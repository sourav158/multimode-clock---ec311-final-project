==> flow/design.v <==
`timescale 1ns / 1ps
module Timer_Clock(Button,Stop_Start,set,clk, resetn, Milli_o,Seconds_o,Minutes_o,Hours_o
    );
input Button,Stop_Start, clk, resetn;
input [5:0] set;
output reg [7:0]  Seconds_o, Minutes_o, Hours_o;
output reg [11:0]  Milli_o;
reg[25:0]clock;  
    initial begin
    Seconds_o <= 8'b00000000;
    Minutes_o <= 8'b00000000;
    Hours_o <= 8'b00000000;
    Milli_o <= 12'b000000000000;
    end    
always@(posedge clk or negedge resetn)begin
    if (!resetn)begin
    Seconds_o <= 8'b00000000;
    Minutes_o <= 8'b00000000;
    Hours_o <= 8'b00000000;
    Milli_o <= 12'b000000000000;
    end else if(set != 6'b000000) begin 
          clock <= clock + 1'b1;
       if(clock >= 25'd1000)begin
                clock <= 0;
               if(set == 6'b000001)begin
                        Seconds_o[3:0] <= Seconds_o[3:0] + 1'b1;
                        if(Seconds_o[3:0] == 4'b1001)begin
                            Seconds_o[3:0] <= 0;
                        end 
               end
               if(set == 6'b000010)begin
                    Seconds_o[7:4] <= Seconds_o[7:4] +1'b1;
                    if (Seconds_o[7:4] ==4'b0101)
                        Seconds_o[7:4] <=0;
               end  
               if(set == 6'b000100)begin
                                Minutes_o[3:0] <= Minutes_o[3:0] + 1'b1;
                                if(Minutes_o[3:0] == 4'b1001)begin
                                    Minutes_o[3:0] <= 0;
                                end
               end  
               if(set ==6'b001000)begin
                            Minutes_o[7:4] <= Minutes_o[7:4] + 1'b1;
                            if(Minutes_o[7:4] >= 4'b0101)begin
                               Minutes_o[7:4] <= 0;    
                            end
               end
                   if(set== 6'b010000) begin
                        Hours_o[3:0] = Hours_o[3:0]+1'b1;
                            if(Hours_o[7:0] >= 8'b00100100)begin
                                Hours_o[3:0] <=0;
                            end
                            if(Hours_o[3:0] == 4'b1010)begin
                                Hours_o[3:0] <=0;
                            end
               end 
               if(set ==6'b100000) begin
               Hours_o[7:4] = Hours_o[7:4]+1'b1;
                            if(Hours_o[7:4] == 4'b0010)begin
                                if(Hours_o[3:0]>=4'b0011)
                                Hours_o[3:0] <=0;
                            end
                            if(Hours_o[7:4]==4'b0011)
                                Hours_o[7:4] <= 0;
               end
       end
    end else begin
        if ((Stop_Start)&((Hours_o != 0)|(Minutes_o != 0)|(Seconds_o !=0)|(Milli_o != 0)))begin
            if(Milli_o[3:0] == 0)begin
            Milli_o[3:0] <= 4'b1001;
                if(Milli_o[7:4]== 0)begin
                     Milli_o[7:4] <= 4'b1001;       
                     if(Milli_o[11:8] == 0)begin
                        Milli_o[11:8] <= 4'b1001;
                        if(Seconds_o[3:0] == 0)begin
                            Seconds_o[3:0] <= 4'b1001;
                            if(Seconds_o[7:4] == 0)begin
                                Seconds_o[7:4] <= 4'b0101;
                                if(Minutes_o[3:0]==0)begin
                                    Minutes_o[3:0]<=4'b1001;
                                    if(Minutes_o[7:4] == 0)begin
                                        Minutes_o[7:4] = 4'b0101;
                                        if(Hours_o[3:0] == 0)begin
                                            Hours_o[3:0]<=4'b1001;
                                            Hours_o[7:4]<=Hours_o[7:4] - 1'b1;
                                        end else
                                          Hours_o[3:0] <= Hours_o[3:0] - 1'b1;  
                                    end else
                                        Minutes_o[7:4] <= Minutes_o[7:4] -1'b1; 
                                end else
                                    Minutes_o[3:0] <= Minutes_o[3:0] -1'b1;
                            end else
                                Seconds_o[7:4]<= Seconds_o[7:4] - 1'b1;
                        end else
                            Seconds_o[3:0] <= Seconds_o[3:0] - 1'b1;
                     end else
                        Milli_o[11:8] <= Milli_o[11:8]-1'b1;        
                end else
                    Milli_o[7:4] <= Milli_o[7:4] - 1'b1;
            end else
                Milli_o[3:0] <= Milli_o[3:0] - 1'b1;
        end
    end
end        
endmodule
# Reports on Timer_Clock
# The steps from the RTL of Timer_Clock to its reports follow in flow order.
# Line numbers count from 1 in the design file above.
# Cell names lack the library's common part.
# A cell with - has no value.
[setup]
top_module = "Timer_Clock"
clock = "clk"
lib = "sky130hd"
corner = "tt_025C_1v80"

# Word level
# Counts by Yosys on the flattened word-level netlist (proc, flatten, opt, wreduce; memories kept). Register bits leave out memories and registers merged into their read ports (data or address). Print and check cells are left out. Cells with the same type and inputs are merged into one.
[classes]
n_eq = 18
n_reduce_logical = 32
bitwise = 5
cmp = 4
n_mux = 77
n_addsub = 16
[ops]
columns = ["cell", "count"]
rows = [
  ["4-bit 2-to-1 mux", 77],
  ["4-bit by 1-bit subtractor with 4-bit output with constant B", 9],
  ["4-bit zero test", 8],
  ["26-bit by 1-bit adder with 26-bit output with constant B", 1],
  ["26-bit by 10-bit greater-or-equal comparator with 1-bit output with constant B", 1],
  ["4-bit by 1-bit adder with 4-bit output with constant B", 6],
  ["8-bit nonzero test", 3],
  ["2-bit nonzero test", 9],
  ["9-bit AND reduction", 2],
  ["12-bit nonzero test", 1],
  ["2-bit by 1-bit inequality test with 1-bit output with constant B", 6],
  ["4-bit equality test with constant B", 3],
  ["11-bit AND reduction", 1],
  ["4-bit by 2-bit equality test with 1-bit output with constant B", 2],
  ["8-bit by 6-bit greater-or-equal comparator with 1-bit output with constant B", 1],
  ["8-bit AND reduction", 1],
  ["7-bit AND reduction", 1],
  ["6-bit by 1-bit equality test with 1-bit output with constant B", 1],
  ["6-bit by 2-bit equality test with 1-bit output with constant B", 1],
  ["6-bit by 3-bit equality test with 1-bit output with constant B", 1],
  ["6-bit by 4-bit equality test with 1-bit output with constant B", 1],
  ["6-bit by 5-bit equality test with 1-bit output with constant B", 1],
  ["6-bit equality test with constant B", 1],
  ["6-bit AND reduction", 1],
  ["6-bit nonzero test", 1],
  ["2-bit AND reduction", 2],
  ["4-bit by 2-bit greater-or-equal comparator with 1-bit output with constant B", 1],
  ["4-bit by 3-bit greater-or-equal comparator with 1-bit output with constant B", 1],
]
# Other operator kinds: 6; their cells: 8.
[bits]
regBits = 62
inputBits = 10
elab_cells = 162
output_inout_bits = 36

# Depth
# Yosys ltp: most cells in a row. Word level: on the elaborated netlist, between registers, memories and ports. Mapped: between sequential cells and ports; inverters and the memories' decode and read muxes count.
[depth]
ltp_word = 13
ABC_AREA = 0
depth_mapped = 10
mapped_depth_nobuf = 8

# Netlist
# The flow's flattened synthesis, as Yosys stat reports it; memories are mapped. The netlist is that of the ABC_AREA named above (0 if unset); the other value can give another one.
[synth_totals]
n_buf = 22
ff_cells = 62
synth_area_um2 = 3858.7
cells = 411
seqArea_um2 = 1681.6
[by_type]
columns = ["cell", "count", "area_total_um2"]
rows = [
  ["dfrtp_1", 36, 900.864],
  ["edfxtp_1", 26, 780.749],
  ["ha_1", 13, 162.656],
  ["nand2_1", 37, 138.883],
  ["nor2_1", 36, 135.13],
  ["xnor2_1", 14, 122.618],
  ["o21ai_0", 21, 105.101],
  ["a21oi_1", 20, 100.096],
  ["nor4_1", 15, 93.84],
  ["nand3_1", 15, 75.072],
  ["or4_1", 9, 67.565],
  ["xor2_1", 7, 61.309],
  ["nor3_1", 12, 60.058],
  ["clkbuf_1", 14, 52.55],
  ["nand2b_1", 8, 50.048],
  ["inv_1", 13, 48.797],
  ["o211ai_1", 6, 45.043],
  ["o31ai_1", 6, 45.043],
]
# Other cell types: 50; their cells: 103.

# Worst setup path after synthesis
# OpenSTA on the mapped netlist: ideal clock, no wires. The path of least setup slack (recovery checks aside). Input and output delay are each 20% of the period. Register names are those of the netlist, which keeps one name where synthesis merged equal registers.
[synth_path]
path_kind = "input to register"
start = "input set[1]"
end = "register clock[0]"
path_buffers = 4
arrival_ps = 2821
in_delay_ps = 880
clock_period_ps = 4400
required_ps = 4028
setup_ps = 372
slack_ps = 1207
delay_ps = 2313
t_first_pin_ps = 880
driving_pins = 7
synth_period_reached_ps = 3193
# "delay_ps" = arrival - input delay + setup time.
# "driving_pins" counts driving pins, that of a launching flip-flop among them; a cell with two outputs on the path counts twice.
# "synth_period_reached_ps" = period - worst setup slack (recovery checks aside). The figure is calculated, with input and output delays left at 20% of the set period.
# Between the ends stands the longest chain of elaborated cells between them, by number of cells; it is not shown to be the way that was timed. Of several equally long chains one is given.
# Each line given opens the expression or statement behind the cell; cells for indexed reads and writes are added by Yosys, which also makes memories of some case tables.
[synth_between]
path_cell_list = "or4_1 buf_2 or3_1 clkbuf_2 buf_2 buf_1 and2_1"
elab_chain_cells = 2
cells_between = 2
lines_between = 1
classes_between = "reduce/logical (2)"
[synth_lines]
columns = ["item", "line", "rtl"]
rows = [
  ["start: declaration", 5, "input [5:0] set;"],
  ["6-bit nonzero test", 21, "end else if(set != 6'b000000) begin"],
  ["2-bit AND reduction", "-", ""],
  ["end: assignment", 22, "clock <= clock + 1'b1;"],
  ["end: assignment", 24, "clock <= 0;"],
  ["end: declaration", 8, "reg[25:0]clock;"],
]

# Worst path after layout
# Path of least setup slack in the final report of run A (OpenROAD, finished layout, wires in). Where an end is a register, its clock arrival counts in the times.
# The path's times are printed in steps of 10 ps; the period is the one set.
[layout_path]
path_kind = "register to register"
start = "register Minutes_o[4]"
end = "register Seconds_o[6]"
clock_period_ps = 2180
path_buffers = 1
arrival_ps = 2770
setup_ps = 120
t_first_pin_ps = 350
slack_ps = -360
driving_pins = 9
required_ps = 2410
# Between the ends stands the longest chain of elaborated cells between them, by number of cells; it is not shown to be the way that was timed. Of several equally long chains one is given.
# At most two assigning lines are given for a register; there are more.
[layout_between]
path_cell_list = "dfrtp_2 inv_2 ha_4 or3b_4 or4_4 o311ai_4 buf_4 nor4_2 or3b_4"
elab_chain_cells = 7
cells_between = 9
lines_between = 2
classes_between = "mux (2); logic (4); reduce/logical (3)"
[layout_lines]
columns = ["item", "line", "rtl"]
rows = [
  ["start: declaration", 6, "output reg [7:0]  Seconds_o, Minutes_o, Hours_o;"],
  ["start: assignment", 43, "Minutes_o[7:4] <= Minutes_o[7:4] + 1'b1;"],
  ["start: assignment", 89, "Minutes_o[7:4] <= Minutes_o[7:4] -1'b1;"],
  ["8-bit nonzero test", 68, "if ((Stop_Start)&((Hours_o != 0)|(Minutes_o != 0)|(Seconds_o !=0)|(Milli_o != 0)))begin"],
  ["1-bit OR x3", 68, ""],
  ["1-bit AND", 68, ""],
  ["4-bit 2-to-1 mux", 68, ""],
  ["4-bit 2-to-1 mux", 21, "end else if(set != 6'b000000) begin"],
  ["end: assignment", 32, "Seconds_o[7:4] <= Seconds_o[7:4] +1'b1;"],
  ["end: assignment", 93, "Seconds_o[7:4]<= Seconds_o[7:4] - 1'b1;"],
  ["end: declaration", 6, ""],
]

# Settings and measured results of 2 stored flow runs for module Timer_Clock (sky130hd), not sorted in any way. The constraints put input and output delay at 20% of the set period each and load the outputs with 0.01 pF.
# "timing.achieved_period_ps": clock period set for the run, less the worst setup slack. It is reckoned from that one timing run; input and output delays stay at 20% of the period that was set.
# "worst_path_ps" is the time allowed to the run's worst setup path (the clock period less input and output delay, where it has them) less its slack. Clock arrival times count: a late capture clock shortens it, a late launch clock lengthens it.
# "fin_power_w" is the tool's figure for a default switching activity; nothing was simulated.
# "worst_path_ps" is given in steps of 10 ps.

[[run]]
name = "run A"
[run.settings]
period_ns = 2.18
CAP_MARGIN = 20
CORE_MARGIN = 2
CORE_UTILIZATION = 40
SLEW_MARGIN = 20
[run.results]
yosys.chip_area_um2 = 3858.7
dieArea_um2 = 10447.9
cell_area_final_um2 = 5965.7
fin_util_frac = 0.643
worstSetupSlack_ps = -359
total_negative_slack_ps = -4992
fin_power_w = 0.005497
timing.achieved_period_ps = 2539
worst_path_ps = 2540
worst_setup_path_type = "register to register"

[[run]]
name = "run B"
[run.settings]
period_ns = 2.54
CORE_UTILIZATION = 70
SETUP_SLACK_MARGIN = 0.29
PLACE_DENSITY_LB_ADDON = 0.23
CELL_PAD_IN_SITES_GLOBAL_PLACEMENT = 0
ABC_AREA = 0
GPL_TIMING_DRIVEN = 1
GPL_ROUTABILITY_DRIVEN = 1
CTS_CLUSTER_SIZE = 72
CTS_CLUSTER_DIAMETER = 227
MAX_ROUTING_LAYER = "met5"
CAP_MARGIN = 20
CORE_MARGIN = 2
SLEW_MARGIN = 20
[run.results]
outcome = "no final report: clock tree synthesis broke off with DPL-0038"
