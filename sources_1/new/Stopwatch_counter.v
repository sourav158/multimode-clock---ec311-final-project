==> flow/design.v <==
`timescale 1ns / 1ps
module Stopwatch_counter(clk_in,resetn,Start_Stop,Seconds_o,Minutes_o,Hours_o,milli_o);
input clk_in, resetn,Start_Stop;
output reg [7:0] Seconds_o, Minutes_o, Hours_o;
output reg [11:0] milli_o;
initial begin
    Seconds_o <= 0;
    Minutes_o <= 0;
    Hours_o <= 0;
    milli_o <= 0;
    end
always@(posedge clk_in or negedge resetn)begin
    if (!resetn)begin
    Seconds_o <= 0;
    Minutes_o <= 0;
    Hours_o <= 0;
    milli_o <= 0;
    end else if(Start_Stop)begin                                   
        milli_o = milli_o + 1;
        if(milli_o[3:0] == 4'b1010)begin
            milli_o[3:0] <= 0;
            milli_o[7:4] = milli_o[7:4] + 1'b1;
            if(milli_o[7:4] == 4'b1010)begin
                milli_o[7:4] <= 0;
                milli_o[11:8] = milli_o[11:8] + 1'b1;
                if(milli_o[11:8] == 4'b1010) begin
                    milli_o[11:8] <= 0;
                    Seconds_o[3:0] <= Seconds_o[3:0] + 1'b1;
                        if(Seconds_o[3:0] == 4'b1001)begin
                            Seconds_o[3:0] <= 0;
                            Seconds_o[7:4] <= Seconds_o[7:4] +1'b1;
                            if(Seconds_o[7:4] == 4'b0101)begin
                                Seconds_o[7:4] <= 0;
                                Minutes_o[3:0] <=Minutes_o[3:0] + 1'b1;
                                if(Minutes_o[3:0] == 4'b1001)begin
                                    Minutes_o[3:0] <= 0;
                                    Minutes_o[7:4] <= Minutes_o[7:4] + 1'b1;
                                    if(Minutes_o[7:4] == 4'b0101)begin
                                        Minutes_o[7:4] <= 0;
                                        Hours_o[3:0] = Hours_o[3:0] + 1'b1;
                                        if(Hours_o[3:0] == 4'b1010)begin
                                            Hours_o[3:0] <= 0;
                                            Hours_o[7:4] = Hours_o[7:4] + 1'b1;
                                        end
                                        if((Hours_o[7:4]>= 4'b0010)&&(Hours_o[3:0]>= 4'b0100))begin
                                            Hours_o[7:0] = 8'b00000000;
                                        end
                                    end
                                end
                            end        
                        end                    
                end                
            end
        end
    end
end
endmodule
Tool chain data of Stopwatch_counter
What the tools print for Stopwatch_counter, step after step.
Line numbers count from 1 in the design file above.
Operators: Yosys type, input widths -> output width; for muxes data width and select width s.
Library cell names are shortened.
{"block": "setup", "top_module": "Stopwatch_counter", "clock_port": "clk_in", "lib": "sky130hd", "lib_corner": "tt_025C_1v80"}

Word level
Counts by Yosys on the flattened word-level netlist (proc, flatten, opt, wreduce; memories kept). Register bits leave out memories and registers merged into their read ports (data or address). Print and check cells are left out. Cells with the same type and inputs are merged into one.
{"block": "word_totals", "input_bits": 3, "output_inout_bits": 36, "register_bits": 36}
{"block": "op_classes", "equal": 8, "cmp": 2, "n_addsub": 9, "n_reduce_logical": 6, "n_mux": 20}
{"block": "ops", "cell": "$mux 4", "count": 19}
{"block": "ops", "cell": "$add 4x1->4 const B", "count": 8}
{"block": "ops", "cell": "$eq 4x4->1 const B", "count": 6}
{"block": "ops", "cell": "$add 12x1->12 const B", "count": 1}
{"block": "ops", "cell": "$eq 4x3->1 const B", "count": 2}
{"block": "ops", "cell": "$reduce_and 8->1", "count": 1}
{"block": "ops", "cell": "$mux 8", "count": 1}
{"block": "ops", "cell": "$reduce_and 7->1", "count": 1}
{"block": "ops", "cell": "$reduce_and 6->1", "count": 1}
{"block": "ops", "cell": "$reduce_and 5->1", "count": 1}
{"block": "ops", "cell": "$ge 4x2->1 const B", "count": 1}
{"block": "ops", "cell": "$ge 4x3->1 const B", "count": 1}
{"block": "ops", "cell": "$reduce_and 4->1", "count": 1}
{"block": "ops", "cell": "$logic_and 1x1->1", "count": 1}

Depth
Longest topological path by Yosys (ltp), each cell counted once; first at word level (registers and memories cut), then after technology mapping (sequential cells cut; the memories' decode and read muxes count).
{"block": "depth", "ltp_word": 14, "abc_area": 0, "mapped_depth": 16}

Synthesis result
Yosys stat after the flow's synthesis: flattened, memories mapped to cells. It holds for the ABC_AREA given above (unset counts as 0); a run with the other value may have another netlist.
{"block": "types", "cell_type": "dfrtp_1", "count": 36, "area_total_um2": 900.864}
{"block": "types", "cell_type": "nand2_1", "count": 38, "area_total_um2": 142.637}
{"block": "types", "cell_type": "xnor2_1", "count": 15, "area_total_um2": 131.376}
{"block": "types", "cell_type": "ha_1", "count": 9, "area_total_um2": 112.608}
{"block": "types", "cell_type": "a21oi_1", "count": 15, "area_total_um2": 75.072}
{"block": "types", "cell_type": "o21ai_0", "count": 15, "area_total_um2": 75.072}
{"block": "types", "cell_type": "nor2_1", "count": 19, "area_total_um2": 71.318}
{"block": "types", "cell_type": "nor2b_1", "count": 10, "area_total_um2": 62.56}
{"block": "types", "cell_type": "nand3_1", "count": 10, "area_total_um2": 50.048}
{"block": "types", "cell_type": "nand4_1", "count": 8, "area_total_um2": 50.048}
{"block": "types", "cell_type": "nand4b_1", "count": 5, "area_total_um2": 43.792}
{"block": "types", "cell_type": "xor2_1", "count": 5, "area_total_um2": 43.792}
{"block": "types", "cell_type": "a21o_1", "count": 5, "area_total_um2": 37.536}
{"block": "types", "cell_type": "inv_1", "count": 10, "area_total_um2": 37.536}
{"block": "types", "cell_type": "buf_6", "count": 3, "area_total_um2": 33.782}
{"block": "types", "cell_type": "nor3_1", "count": 6, "area_total_um2": 30.029}
{"block": "types", "cell_type": "a31oi_1", "count": 4, "area_total_um2": 25.024}
{"block": "types", "cell_type": "buf_2", "count": 5, "area_total_um2": 25.024}
Not listed: further types 39, cells in them 70.
{"block": "synth_totals", "flip_flops": 36, "n_buf": 16, "cell_count": 288, "mapped_area_um2": 2497.4}

Path before layout
Path of least setup slack by OpenSTA after synthesis, without wires, with an ideal clock, recovery checks aside; 20% of the period is set as input and as output delay. Where synthesis merged equal registers, the netlist keeps one of their names.
{"block": "synth_timing", "path_type": "register to register", "start": "register milli_o[0]", "end": "register Hours_o[3]", "required_time_ns": 6.313, "arrival_ns": 3.539, "driving_pins": 17, "t_first_pin_ns": 0.000, "path_delay_ns": 3.626, "path_slack_ns": 2.775, "period_ns": 6.4, "synth_period_reached_ns": 3.625}
"path_delay_ns" = arrival - input delay + setup time.
"driving_pins": output pins that drive a net of the path, with the launching flip-flop's if there is one; two outputs of one cell count as two.
"synth_period_reached_ns" = period - worst setup slack (recovery checks aside). The figure is calculated, with input and output delays left at 20% of the set period.
Between the ends stands the longest chain of elaborated cells between them, by number of cells; it is not shown to be the way that was timed. Of several equally long chains one is given.
A line is the first line of the expression or statement that the cell stems from. Yosys adds cells for indexed reads and writes and turns some case tables into memories.
A register here has more assigning lines than the two given.
{"block": "synth_via", "cell_sequence": "dfrtp_1 buf_2 and3_1 nand3_1 xor2_1 inv_1 ha_1 xor2_1 and3_1 o21ai_1 or2_1 or2_0 buf_2 or4_4 buf_6 or4_1 o211ai_1", "elab_chain_cells": 10, "cells_between": 14, "cone_classes": "3 x add/sub; 1 x compare; 3 x eq/ne; 5 x mux; 2 x reduce/logical"}
{"block": "synth_rtl", "item": "from (decl)", "line": 5, "rtl": "output reg [11:0] milli_o;"}
{"block": "synth_rtl", "item": "from (assign)", "line": 17, "rtl": "milli_o <= 0;"}
{"block": "synth_rtl", "item": "from (assign)", "line": 19, "rtl": "milli_o = milli_o + 1;"}
{"block": "synth_rtl", "item": "$add 12x1->12", "line": 19}
{"block": "synth_rtl", "item": "$add 4x1->4", "line": 25, "rtl": "milli_o[11:8] = milli_o[11:8] + 1'b1;"}
{"block": "synth_rtl", "item": "$eq 4x4->1", "line": 26, "rtl": "if(milli_o[11:8] == 4'b1010) begin"}
{"block": "synth_rtl", "item": "$mux 4", "line": 26}
{"block": "synth_rtl", "item": "$mux 4", "line": 23, "rtl": "if(milli_o[7:4] == 4'b1010)begin"}
{"block": "synth_rtl", "item": "$mux 4", "line": 20, "rtl": "if(milli_o[3:0] == 4'b1010)begin"}
{"block": "synth_rtl", "item": "$mux 4", "line": 18, "rtl": "end else if(Start_Stop)begin"}
{"block": "synth_rtl", "item": "$ge 4x2->1", "line": 45, "rtl": "if((Hours_o[7:4]>= 4'b0010)&&(Hours_o[3:0]>= 4'b0100))begin"}
{"block": "synth_rtl", "item": "$logic_and 1x1->1", "line": 45}
{"block": "synth_rtl", "item": "$mux 8", "line": 45}
{"block": "synth_rtl", "item": "to (assign)", "line": 40, "rtl": "Hours_o[3:0] = Hours_o[3:0] + 1'b1;"}
{"block": "synth_rtl", "item": "to (assign)", "line": 46, "rtl": "Hours_o[7:0] = 8'b00000000;"}
{"block": "synth_rtl", "item": "to (decl)", "line": 4, "rtl": "output reg [7:0] Seconds_o, Minutes_o, Hours_o;"}

Timing after layout
From the final timing report of flow run 2: the path of least setup slack in the routed layout; clock arrival at registers is part of the times.
{"block": "layout_timing", "path_type": "register to register", "start": "register milli_o[0]", "end": "register Hours_o[3]", "driving_pins": 16, "path_slack_ns": 1.39, "t_first_pin_ns": 0.28, "period_ns": 5.37, "arrival_ns": 4.18, "required_time_ns": 5.57}
Between the ends stands the longest chain of elaborated cells between them, by number of cells; it is not shown to be the way that was timed. Of several equally long chains one is given.
A register here has more assigning lines than the two given.
{"block": "layout_via", "cell_sequence": "dfrtp_1 ha_1 buf_6 nand3_1 xnor2_1 ha_1 xor2_1 and3_1 o21ai_1 or2_1 or2_0 buf_2 or4_4 buf_6 or4_1 o211ai_1", "elab_chain_cells": 10, "cells_between": 14, "cone_classes": "3 x add/sub; 1 x compare; 3 x eq/ne; 5 x mux; 2 x reduce/logical"}
{"block": "layout_rtl", "item": "from (decl)", "line": 5, "rtl": "output reg [11:0] milli_o;"}
{"block": "layout_rtl", "item": "from (assign)", "line": 17, "rtl": "milli_o <= 0;"}
{"block": "layout_rtl", "item": "from (assign)", "line": 19, "rtl": "milli_o = milli_o + 1;"}
{"block": "layout_rtl", "item": "$add 12x1->12", "line": 19}
{"block": "layout_rtl", "item": "$add 4x1->4", "line": 25, "rtl": "milli_o[11:8] = milli_o[11:8] + 1'b1;"}
{"block": "layout_rtl", "item": "$eq 4x4->1", "line": 26, "rtl": "if(milli_o[11:8] == 4'b1010) begin"}
{"block": "layout_rtl", "item": "$mux 4", "line": 26}
{"block": "layout_rtl", "item": "$mux 4", "line": 23, "rtl": "if(milli_o[7:4] == 4'b1010)begin"}
{"block": "layout_rtl", "item": "$mux 4", "line": 20, "rtl": "if(milli_o[3:0] == 4'b1010)begin"}
{"block": "layout_rtl", "item": "$mux 4", "line": 18, "rtl": "end else if(Start_Stop)begin"}
{"block": "layout_rtl", "item": "$ge 4x2->1", "line": 45, "rtl": "if((Hours_o[7:4]>= 4'b0010)&&(Hours_o[3:0]>= 4'b0100))begin"}
{"block": "layout_rtl", "item": "$logic_and 1x1->1", "line": 45}
{"block": "layout_rtl", "item": "$mux 8", "line": 45}
{"block": "layout_rtl", "item": "to (assign)", "line": 40, "rtl": "Hours_o[3:0] = Hours_o[3:0] + 1'b1;"}
{"block": "layout_rtl", "item": "to (assign)", "line": 46, "rtl": "Hours_o[7:0] = 8'b00000000;"}
{"block": "layout_rtl", "item": "to (decl)", "line": 4, "rtl": "output reg [7:0] Seconds_o, Minutes_o, Hours_o;"}

Wiki page: Stopwatch_counter / flow data

Measured data: module Stopwatch_counter, platform sky130hd, 2 stored runs of the flow under differing settings, order arbitrary. Input and output delays are each 20% of the period that was set; the output load is 0.01 pF.
"period_reached_ns" = clock period - worst setup slack. The figure is calculated, with input and output delays left at 20% of the set period.
"critical_path_time_ns": the worst setup path's part of the clock period (all of it between registers, 20% less for each end at a port) less its slack. A launch clock that arrives late makes it longer, a capture clock that arrives late makes it shorter.
"final_power_mw" is the tool's figure for a default switching activity; nothing was simulated.

{"run": "flow run 1", "settings": { "period_ns": 4.09, "CORE_UTILIZATION": 44, "PLACE_DENSITY_LB_ADDON": 0.18, "CELL_PAD_IN_SITES_GLOBAL_PLACEMENT": 2, "ABC_AREA": 1, "GPL_TIMING_DRIVEN": 0, "CTS_CLUSTER_DIAMETER": 232, "MAX_ROUTING_LAYER": "met4", "CAP_MARGIN": 20, "CORE_MARGIN": 2, "SLEW_MARGIN": 20 }, "outcome": "no results, placement failed with FLW-0024"}
{"run": "flow run 2", "settings": { "period_ns": 5.37, "CORE_UTILIZATION": 15, "PLACE_DENSITY_LB_ADDON": 0.22, "CORE_MARGIN": 5, "GPL_TIMING_DRIVEN": 0, "CTS_CLUSTER_DIAMETER": 137, "SLEW_MARGIN": 40, "MAX_ROUTING_LAYER": "met4", "CAP_MARGIN": 20 }, "results": { "final_power_mw": 1.031, "period_reached_ns": 3.980, "finalUtil_pct": 20.2, "synth_area_um2": 2497.4, "design.die.area_um2": 19329.3, "hold_ws_ns": 0.487, "critical_path_time_ns": 3.98, "path_kind": "register to register", "total_negative_slack_ns": 0.000, "cell_area_final_um2": 3323.2, "setup_worst_slack_ns": 1.390 }}
